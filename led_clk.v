==> flow/design.v <==
module led_clk(
    input clk,
    input rst, 
    output [5:0] led);
    reg [5:0] l;
    reg [24:0] clk_to_sec;
    initial begin
        l <= 6'h0;
        clk_to_sec <= 25'h1;
    end
    always @(posedge clk, posedge rst) begin
        if (rst) begin
            l <= 6'b0;
            clk_to_sec <= 25'h1;
        end else begin
            clk_to_sec <= clk_to_sec + 1;
            if (~(|clk_to_sec)) 
                l <= l + 1;
        end
    end
    assign led = ~l;
endmodule
== Step by step through the tools: led_clk ==
Tool output for the design above, in the order of the flow.
Lines are those of the file above, counted from 1.
Operators: Yosys type, input widths -> output width; for muxes data width and select width s.
Library cell names are shortened.
A cell with -- has no value.
Design
  top module: led_clk
  clock port: clk
  standard-cell library: sky130hd
  corner: tt_025C_1v80

== Word-level counts ==
Source: Yosys, flattened and elaborated, memories not mapped. Widths are those after wreduce; folded enables and synchronous resets count as part of the registers. Registers that Yosys merges into a memory's read port (data or address) are not register bits. Print and check cells do not count. Equal cells are merged and count once.
Word-level totals
  register bits: 31
  input bits: 2
  output and inout bits: 6
Operators by class
  add/sub/neg operators: 2
  bitwise logic cells: 1
  reductions and logical operators: 1
Operators by type and width (count)
  $add 25x1->25 const B: 1
  $reduce_or 25->1: 1
  $add 6x1->6 const B: 1
  $not 6->6: 1

== Depth ==
Depth = most cells in a row (Yosys ltp): at word level without a register or memory, in the mapped netlist without a sequential cell, where the memories' decode and read muxes count.
Logic depth
  word-level depth: 1
  ABC_AREA: 0
  gate-level depth with buffers: 6
  gate-level depth less buffers: 6

== Synthesis result ==
The flow's flattened synthesis, as Yosys stat reports it; memories are mapped. The netlist is that of the ABC_AREA named above (0 if unset); the other value can give another one.
Cells by type
  dfrtp_1: count 30, total area 750.72 um2
  xnor2_1: count 21, total area 183.926 um2
  nand3_1: count 16, total area 80.077 um2
  xor2_1: count 7, total area 61.309 um2
  nand2_1: count 13, total area 48.797 um2
  inv_1: count 11, total area 41.29 um2
  ha_1: count 3, total area 37.536 um2
  nor4_1: count 6, total area 37.536 um2
  nor2_1: count 8, total area 30.029 um2
  nor3_1: count 6, total area 30.029 um2
  dfstp_2: count 1, total area 26.275 um2
  nand4_1: count 4, total area 25.024 um2
  or3_4: count 2, total area 22.522 um2
  nor4_4: count 1, total area 21.27 um2
  nor3_2: count 2, total area 20.019 um2
  and4_1: count 2, total area 17.517 um2
  nand4_2: count 1, total area 12.512 um2
  nor4_2: count 1, total area 12.512 um2
Other cell types: 4; their cells: 4.
Mapped netlist
  cell count: 139
  cell area after synthesis: 0.0014877 mm2
  sequential area: 0.000777 mm2
  flip-flop cells: 31
  buffers: 2

== Timing after synthesis ==
Source: OpenSTA report_checks on the synthesized netlist (no wires, ideal clock, input and output delay 20% of the period each), path of least setup slack; recovery checks are left aside. Register names are those of the netlist, which keeps one name where synthesis merged equal registers.
Timing post-synthesis
  kind: register to register
  from: reg clk_to_sec[0]
  to: reg l[1]
  period: 1510 ps
  launch time at the first pin: 0 ps
  data arrival time: 1473 ps
  slack: -90 ps
  delay of the path: 1601 ps
  driving pins on the path: 7
  synthesis period reached: 1600 ps
"delay of the path" is the arrival time less input delay plus setup time.
"driving pins on the path" counts driving pins, that of a launching flip-flop among them; a cell with two outputs on the path counts twice.
"synthesis period reached" = period - worst setup slack (recovery checks aside). The figure is calculated, with input and output delays left at 20% of the set period.
Between the ends stands the longest chain of elaborated cells between them, by number of cells; it is not shown to be the way that was timed. Of several equally long chains one is given.
A line is the first line of the expression or statement that the cell stems from. Yosys adds cells for indexed reads and writes and turns some case tables into memories.
On the way, post-synthesis
  cell sequence: dfstp_2 -> inv_1 -> ha_1 -> nor4b_1 -> nand4_1 -> nor2_1 -> mux2_1
  cells in the longest elaborated chain: 1
RTL lines, path post-synthesis
  from (decl): RTL line 6  | reg [24:0] clk_to_sec;
  from (assign): RTL line 14  | clk_to_sec <= 25'h1;
  from (assign): RTL line 16  | clk_to_sec <= clk_to_sec + 1;
  $reduce_or 25->1: RTL line 17  | if (~(|clk_to_sec))
  to (assign): RTL line 13  | l <= 6'b0;
  to (assign): RTL line 18  | l <= l + 1;
  to (decl): RTL line 5  | reg [5:0] l;

== Path in the finished layout ==
From the final timing report of entry A: the path of least setup slack in the routed layout; clock arrival at registers is part of the times.
The report prints the path's times to 10 ps; the period is as set.
Timing after layout
  kind: register to register
  from: reg clk_to_sec[1]
  to: reg l[1]
  period: 2120 ps
  launch time at the first pin: 270 ps
  data arrival time: 2030 ps
  slack: 240 ps
  driving pins on the path: 7
Between the ends stands the longest chain of elaborated cells between them, by number of cells; it is not shown to be the way that was timed. Of several equally long chains one is given.
On the way, after layout
  cell sequence: dfrtp_1 -> inv_1 -> ha_1 -> nor4b_1 -> nand4_1 -> nor2_1 -> mux2_1
  cells in the longest elaborated chain: 1
RTL lines, path after layout
  from (decl): RTL line 6  | reg [24:0] clk_to_sec;
  from (assign): RTL line 14  | clk_to_sec <= 25'h1;
  from (assign): RTL line 16  | clk_to_sec <= clk_to_sec + 1;
  $reduce_or 25->1: RTL line 17  | if (~(|clk_to_sec))
  to (assign): RTL line 13  | l <= 6'b0;
  to (assign): RTL line 18  | l <= l + 1;
  to (decl): RTL line 5  | reg [5:0] l;

==> runs of led_clk <==
led_clk through Yosys and OpenROAD on sky130hd: 2 stored runs, unordered, with their settings and measured results. The constraints put input and output delay at 20% of the set period each and load the outputs with 0.01 pF.
"achieved clock period" = clock period - worst setup slack. The figure is calculated, with input and output delays left at 20% of the set period.
"power" is the tool's figure for a default switching activity; nothing was simulated.
[entry A] settings: period_ns=2.12, CORE_UTILIZATION=16, CORE_ASPECT_RATIO=0.92, CORE_MARGIN=2, CELL_PAD_IN_SITES_DETAIL_PLACEMENT=0, TNS_END_PERCENT=20, GPL_TIMING_DRIVEN=0, CTS_CLUSTER_DIAMETER=149, CAP_MARGIN=0, SLEW_MARGIN=20
[entry A] result: chip area after synthesis (Yosys) 0.0014877 mm2, die area 0.0100861 mm2, standard-cell area of the final layout 0.0017917 mm2, worst setup slack after layout 240 ps, total negative slack 0 ps, power 0.001033 W, achieved clock period 1880 ps
[entry B] settings: period_ns=1.84, SETUP_SLACK_MARGIN=0.53, CAP_MARGIN=20, CORE_MARGIN=2, CORE_UTILIZATION=40, SLEW_MARGIN=20
[entry B] result: chip area after synthesis (Yosys) 0.0014877 mm2, die area 0.0042231 mm2, standard-cell area of the final layout 0.0020019 mm2, worst setup slack after layout 245 ps, total negative slack 0 ps, power 0.001215 W, achieved clock period 1595 ps
